==> flow/design.v <==
module mul32 (
    input  wire         clk,
    input  wire [31:0]  A,
    input  wire [31:0]  B,
    output reg  [63:0]  C = 64'd0  
);
    wire signed [32:0] a_signed = {1'b0, A};
    wire signed [33:0] b_signed_padded = {{1'b0, B}, 1'b0};
    wire signed [65:0] pp [0:16];
    reg signed [65:0] stage1_sum_reg;
    reg signed [65:0] pp_stage2_reg [9:16]; 
    genvar i;
    generate
        for (i = 0; i < 16; i = i + 1) begin : booth_pp_gen
            assign pp[i] = (b_signed_padded[2*i+2:2*i] == 3'b000) ? 66'd0 :
                           (b_signed_padded[2*i+2:2*i] == 3'b001) ? {{33{a_signed[32]}}, a_signed} << (2*i) :
                           (b_signed_padded[2*i+2:2*i] == 3'b010) ? {{33{a_signed[32]}}, a_signed} << (2*i) :
                           (b_signed_padded[2*i+2:2*i] == 3'b011) ? {{32{a_signed[32]}}, a_signed, 1'b0} << (2*i) :
                           (b_signed_padded[2*i+2:2*i] == 3'b100) ? -({{32{a_signed[32]}}, a_signed, 1'b0} << (2*i)) :
                           (b_signed_padded[2*i+2:2*i] == 3'b101) ? -({{33{a_signed[32]}}, a_signed} << (2*i)) :
                           (b_signed_padded[2*i+2:2*i] == 3'b110) ? -({{33{a_signed[32]}}, a_signed} << (2*i)) :
                           66'd0;
        end
    endgenerate
    wire signed [2:0] final_window = {b_signed_padded[33], b_signed_padded[33], b_signed_padded[32]};
    assign pp[16] = (final_window == 3'b000) ? 66'd0 :
                    (final_window == 3'b001) ? {{33{a_signed[32]}}, a_signed} << 32 :
                    (final_window == 3'b010) ? {{33{a_signed[32]}}, a_signed} << 32 :
                    (final_window == 3'b011) ? {{32{a_signed[32]}}, a_signed, 1'b0} << 32 :
                    (final_window == 3'b100) ? -({{32{a_signed[32]}}, a_signed, 1'b0} << 32) :
                    (final_window == 3'b101) ? -({{33{a_signed[32]}}, a_signed} << 32) :
                    (final_window == 3'b110) ? -({{33{a_signed[32]}}, a_signed} << 32) :
                    66'd0;
    always @(posedge clk) begin
        stage1_sum_reg <= pp[0] + pp[1] + pp[2] + pp[3] + pp[4] +
                          pp[5] + pp[6] + pp[7] + pp[8];
        pp_stage2_reg[9]  <= pp[9];
        pp_stage2_reg[10] <= pp[10];
        pp_stage2_reg[11] <= pp[11];
        pp_stage2_reg[12] <= pp[12];
        pp_stage2_reg[13] <= pp[13];
        pp_stage2_reg[14] <= pp[14];
        pp_stage2_reg[15] <= pp[15];
        pp_stage2_reg[16] <= pp[16];
    end
    always @(posedge clk) begin
        C <= (stage1_sum_reg + pp_stage2_reg[9]  + pp_stage2_reg[10] + 
                               pp_stage2_reg[11] + pp_stage2_reg[12] +
                               pp_stage2_reg[13] + pp_stage2_reg[14] + 
                               pp_stage2_reg[15] + pp_stage2_reg[16]);
    end
endmodule
# [From RTL to reports: mul32]
# What the tools print for mul32, step after step.
# Lines are those of the file above, counted from 1.
# Cell names lack the library's common part.
# A cell with n/a has no value.
[setup] design="mul32" clk_port="clk" lib="sky130hd" pvt_corner="tt_025C_1v80"

# [Elaborated design]
# Yosys after proc, flatten, opt, wreduce and memory -nomap, before mapping. Print and check cells are not counted. Equal cells are merged and count once.
[bits] out_inout_bits=64 reg_bits=608 word_cells=300
[op_classes] reduce_logical=32 logic=1 muxes=102 equal=93 addsub=48
[op_table] operator="two-way mux 64 bit" n=81
[op_table] operator="adder 64 bit" n=16
[op_table] operator="== test 3 bit (second input constant)" n=45
[op_table] operator="two-way mux 62 bit" n=2
[op_table] operator="two-way mux 60 bit" n=2
[op_table] operator="two-way mux 58 bit" n=2
[op_table] operator="two-way mux 56 bit" n=2
[op_table] operator="two-way mux 54 bit" n=2
[op_table] operator="two-way mux 52 bit" n=2
[op_table] operator="two-way mux 50 bit" n=2
[op_table] operator="== test 3 x 2 -> 1 bit (second input constant)" n=30
[op_table] operator="negation 32 -> 64 bit" n=1
[op_table] operator="negation 33 -> 64 bit" n=1
[op_table] operator="negation 34 -> 64 bit" n=1
[op_table] operator="negation 35 -> 64 bit" n=1
[op_table] operator="negation 36 -> 64 bit" n=1
[op_table] operator="negation 37 -> 64 bit" n=1
[op_table] operator="negation 38 -> 64 bit" n=1
[op_table] operator="negation 39 -> 64 bit" n=1
[op_table] operator="negation 40 -> 64 bit" n=1
[op_table] operator="negation 41 -> 64 bit" n=1
[op_table] operator="negation 42 -> 64 bit" n=1
[op_table] operator="negation 43 -> 64 bit" n=1
[op_table] operator="negation 44 -> 64 bit" n=1
[op_table] operator="negation 45 -> 64 bit" n=1
[op_table] operator="negation 46 -> 64 bit" n=1
[op_table] operator="negation 47 -> 64 bit" n=1
[op_table] operator="negation 48 -> 64 bit" n=1
# Not listed: further kinds 30, cells in them 73.

# [Logic depth]
# Longest topological path by Yosys (ltp), each cell counted once; first at word level (registers and memories cut), then after technology mapping (sequential cells cut; the memories' decode and read muxes count).
[depth] word_depth=16 ABC_AREA=1 depth_mapped=36 depth_no_buf=34

# [After synthesis]
# Yosys stat after the flow's synthesis: flattened, memories mapped to cells. It holds for the ABC_AREA given above (unset counts as 0); a run with the other value may have another netlist.
# Totals and module areas in this step are rounded.
[types] type="fa_1" n=626 area_total_um2=1.25E+04
[types] type="dfxtp_1" n=440 area_total_um2=8.81E+03
[types] type="inv_1" n=940 area_total_um2=3.53E+03
[types] type="o221ai_1" n=292 area_total_um2=2.56E+03
[types] type="o21ai_0" n=505 area_total_um2=2.53E+03
[types] type="nand2_1" n=555 area_total_um2=2.08E+03
[types] type="a21oi_1" n=389 area_total_um2=1.95E+03
[types] type="ha_1" n=150 area_total_um2=1876.8
[types] type="o22ai_1" n=270 area_total_um2=1689.12
[types] type="clkbuf_1" n=348 area_total_um2=1.31E+03
[types] type="nor2_1" n=300 area_total_um2=1126.08
[types] type="a22oi_1" n=104 area_total_um2=780.749
[types] type="xor2_1" n=76 area_total_um2=665.638
[types] type="a221oi_1" n=49 area_total_um2=429.162
[types] type="nand3_1" n=79 area_total_um2=395.379
[types] type="xnor2_1" n=40 area_total_um2=350.336
[types] type="buf_2" n=48 area_total_um2=240.23
[types] type="a31oi_1" n=36 area_total_um2=225.216
# Not listed: further types 45, cells in them 307.
[mapped] n_buf=426 area_um2=45000 stdcells=5554 flip_flops=440

# [Worst setup path after synthesis]
# OpenSTA on the mapped netlist: ideal clock, no wires. The path of least setup slack (recovery checks aside). Input and output delay are each 20% of the period. Register names are those of the netlist, which keeps one name where synthesis merged equal registers.
[synth_timing] kind="input to register" startpoint="input A[1]" endpoint="register stage1_sum_reg[45]" launch_ns=2.380 delay_ns=6.034 setup_time_ns=0.072 driving_pins=30 clock_period_ns=11.9 setup_slack_ns=3.486 t_required_ns=11.828 arrival_ns=8.342 period_less_setup_slack_ns=8.414
# "delay_ns" = arrival - input delay + setup time.
# "driving_pins" counts driving pins, that of a launching flip-flop among them; a cell with two outputs on the path counts twice.
# "period_less_setup_slack_ns" is the clock period less the worst setup slack; recovery checks do not enter. This is arithmetic on one report: input and output delays are still those of the set period (20% each).
# The rows between start and end are the longest chain of elaborated cells between them; the timing report does not say that the signal goes this way. Where chains are equally long, one stands for them.
# Each line given opens the expression or statement behind the cell; cells for indexed reads and writes are added by Yosys, which also makes memories of some case tables.
[synth_between] cell_sequence="buf_2 -> inv_1 -> clkbuf_1 -> ha_1 -> nand3_2 -> nor2_4 -> nand3_1 -> xor2_1 -> clkbuf_1 -> o221ai_1 -> o21ai_0 -> o21ai_0 -> fa_1 -> fa_1 -> fa_1 -> inv_1 -> fa_1 -> inv_1 -> ha_1 -> nand2_1 -> nor2_1 -> nand2_1 -> nor4_1 -> nand2_1 -> nand3_1 -> a21oi_1 -> o21ai_0 -> nand2_1 -> nand2_1 -> xor2_1" elab_chain_len=16 cone_cells=86
[synth_rtl] element="start: declaration" line_no=3 text="input  wire [31:0]  A,"
[synth_rtl] element="negation 34 -> 64 bit" line_no=21 text="(b_signed_padded[2*i+2:2*i] == 3'b110) ? -({{33{a_signed[32]}}, a_signed} << (2*i)) :"
[synth_rtl] element="two-way mux 64 bit" line_no=21
[synth_rtl] element="two-way mux 64 bit" line_no=20 text="(b_signed_padded[2*i+2:2*i] == 3'b101) ? -({{33{a_signed[32]}}, a_signed} << (2*i)) :"
[synth_rtl] element="two-way mux 64 bit" line_no=19 text="(b_signed_padded[2*i+2:2*i] == 3'b100) ? -({{32{a_signed[32]}}, a_signed, 1'b0} << (2*i)) :"
[synth_rtl] element="two-way mux 64 bit" line_no=18 text="(b_signed_padded[2*i+2:2*i] == 3'b011) ? {{32{a_signed[32]}}, a_signed, 1'b0} << (2*i) :"
[synth_rtl] element="two-way mux 64 bit" line_no=17 text="(b_signed_padded[2*i+2:2*i] == 3'b010) ? {{33{a_signed[32]}}, a_signed} << (2*i) :"
[synth_rtl] element="two-way mux 64 bit" line_no=16 text="(b_signed_padded[2*i+2:2*i] == 3'b001) ? {{33{a_signed[32]}}, a_signed} << (2*i) :"
[synth_rtl] element="two-way mux 64 bit" line_no=15 text="assign pp[i] = (b_signed_padded[2*i+2:2*i] == 3'b000) ? 66'd0 :"
[synth_rtl] element="adder 64 bit (8 in a row)" line_no=35 text="stage1_sum_reg <= pp[0] + pp[1] + pp[2] + pp[3] + pp[4] +"
[synth_rtl] element="end: assignment" line_no=35

# [Timing after layout]
# From the final timing report of stored run 1: the path of least setup slack in the routed layout; clock arrival at registers is part of the times.
[layout_timing] kind="input to register" startpoint="input A[1]" endpoint="register stage1_sum_reg[41]" arrival_ns=12.37 setup_time_ns=0.15 launch_ns=2.50 clock_period_ns=12.5 t_required_ns=12.99 driving_pins=26 setup_slack_ns=0.63
# The rows between start and end are the longest chain of elaborated cells between them; the timing report does not say that the signal goes this way. Where chains are equally long, one stands for them.
[layout_between] cell_sequence="buf_2 -> inv_1 -> clkbuf_1 -> ha_1 -> inv_1 -> nor2_1 -> nand3_1 -> xor2_1 -> clkbuf_2 -> o221ai_1 -> fa_1 -> fa_1 -> fa_1 -> inv_1 -> fa_1 -> inv_1 -> ha_1 -> nand2_2 -> nor2_4 -> nand2_2 -> nor4_1 -> nand2_1 -> nand3_2 -> a21oi_1 -> o21ai_1 -> xor2_1" elab_chain_len=16 cone_cells=86
[layout_rtl] element="start: declaration" line_no=3 text="input  wire [31:0]  A,"
[layout_rtl] element="negation 34 -> 64 bit" line_no=21 text="(b_signed_padded[2*i+2:2*i] == 3'b110) ? -({{33{a_signed[32]}}, a_signed} << (2*i)) :"
[layout_rtl] element="two-way mux 64 bit" line_no=21
[layout_rtl] element="two-way mux 64 bit" line_no=20 text="(b_signed_padded[2*i+2:2*i] == 3'b101) ? -({{33{a_signed[32]}}, a_signed} << (2*i)) :"
[layout_rtl] element="two-way mux 64 bit" line_no=19 text="(b_signed_padded[2*i+2:2*i] == 3'b100) ? -({{32{a_signed[32]}}, a_signed, 1'b0} << (2*i)) :"
[layout_rtl] element="two-way mux 64 bit" line_no=18 text="(b_signed_padded[2*i+2:2*i] == 3'b011) ? {{32{a_signed[32]}}, a_signed, 1'b0} << (2*i) :"
[layout_rtl] element="two-way mux 64 bit" line_no=17 text="(b_signed_padded[2*i+2:2*i] == 3'b010) ? {{33{a_signed[32]}}, a_signed} << (2*i) :"
[layout_rtl] element="two-way mux 64 bit" line_no=16 text="(b_signed_padded[2*i+2:2*i] == 3'b001) ? {{33{a_signed[32]}}, a_signed} << (2*i) :"
[layout_rtl] element="two-way mux 64 bit" line_no=15 text="assign pp[i] = (b_signed_padded[2*i+2:2*i] == 3'b000) ? 66'd0 :"
[layout_rtl] element="adder 64 bit (8 in a row)" line_no=35 text="stage1_sum_reg <= pp[0] + pp[1] + pp[2] + pp[3] + pp[4] +"
[layout_rtl] element="end: assignment" line_no=35

==> results <==
Record of 2 stored runs of the RTL-to-layout flow on mul32, platform sky130hd. The runs are unordered. Constraints: input delay and output delay 20% of the set period each, output load 0.01 pF.
"achieved clock period": clock period set for the run, less the worst setup slack. It is reckoned from that one timing run; input and output delays stay at 20% of the period that was set.
By "worst setup path time" is meant the share of the clock period that the worst setup path is allowed (20% is reserved at inputs, 20% at outputs), minus its slack. Clock arrival times at its registers enter into it.
Values from the reports are rounded here.
[stored run 1] settings: period_ns=12.5, CORE_UTILIZATION=39, SETUP_SLACK_MARGIN=0.66, PLACE_DENSITY_LB_ADDON=0.11, CELL_PAD_IN_SITES_GLOBAL_PLACEMENT=1, CELL_PAD_IN_SITES_DETAIL_PLACEMENT=1, TNS_END_PERCENT=65, ABC_AREA=1, GPL_TIMING_DRIVEN=0, CTS_CLUSTER_DIAMETER=292, SLEW_MARGIN=0, CAP_MARGIN=20, CORE_MARGIN=2
[stored run 1] result: chip area after synthesis (Yosys) 45000 µm², die area 120000 µm², standard-cell area of the final layout 50000 µm², utilization 44%, worst setup slack after layout 0.63 ns, achieved clock period 11.873 ns, worst setup path time 9.37 ns, worst setup path kind input to register
[stored run 2] settings: period_ns=16.6, CORE_UTILIZATION=71, SETUP_SLACK_MARGIN=1.12, PLACE_DENSITY=0.54, CORE_ASPECT_RATIO=1.4, CELL_PAD_IN_SITES_DETAIL_PLACEMENT=2, CTS_CLUSTER_SIZE=41, CAP_MARGIN=35, MAX_ROUTING_LAYER=met4, CORE_MARGIN=2, SLEW_MARGIN=20
[stored run 2] result: did not finish, placement stopped with a tool error
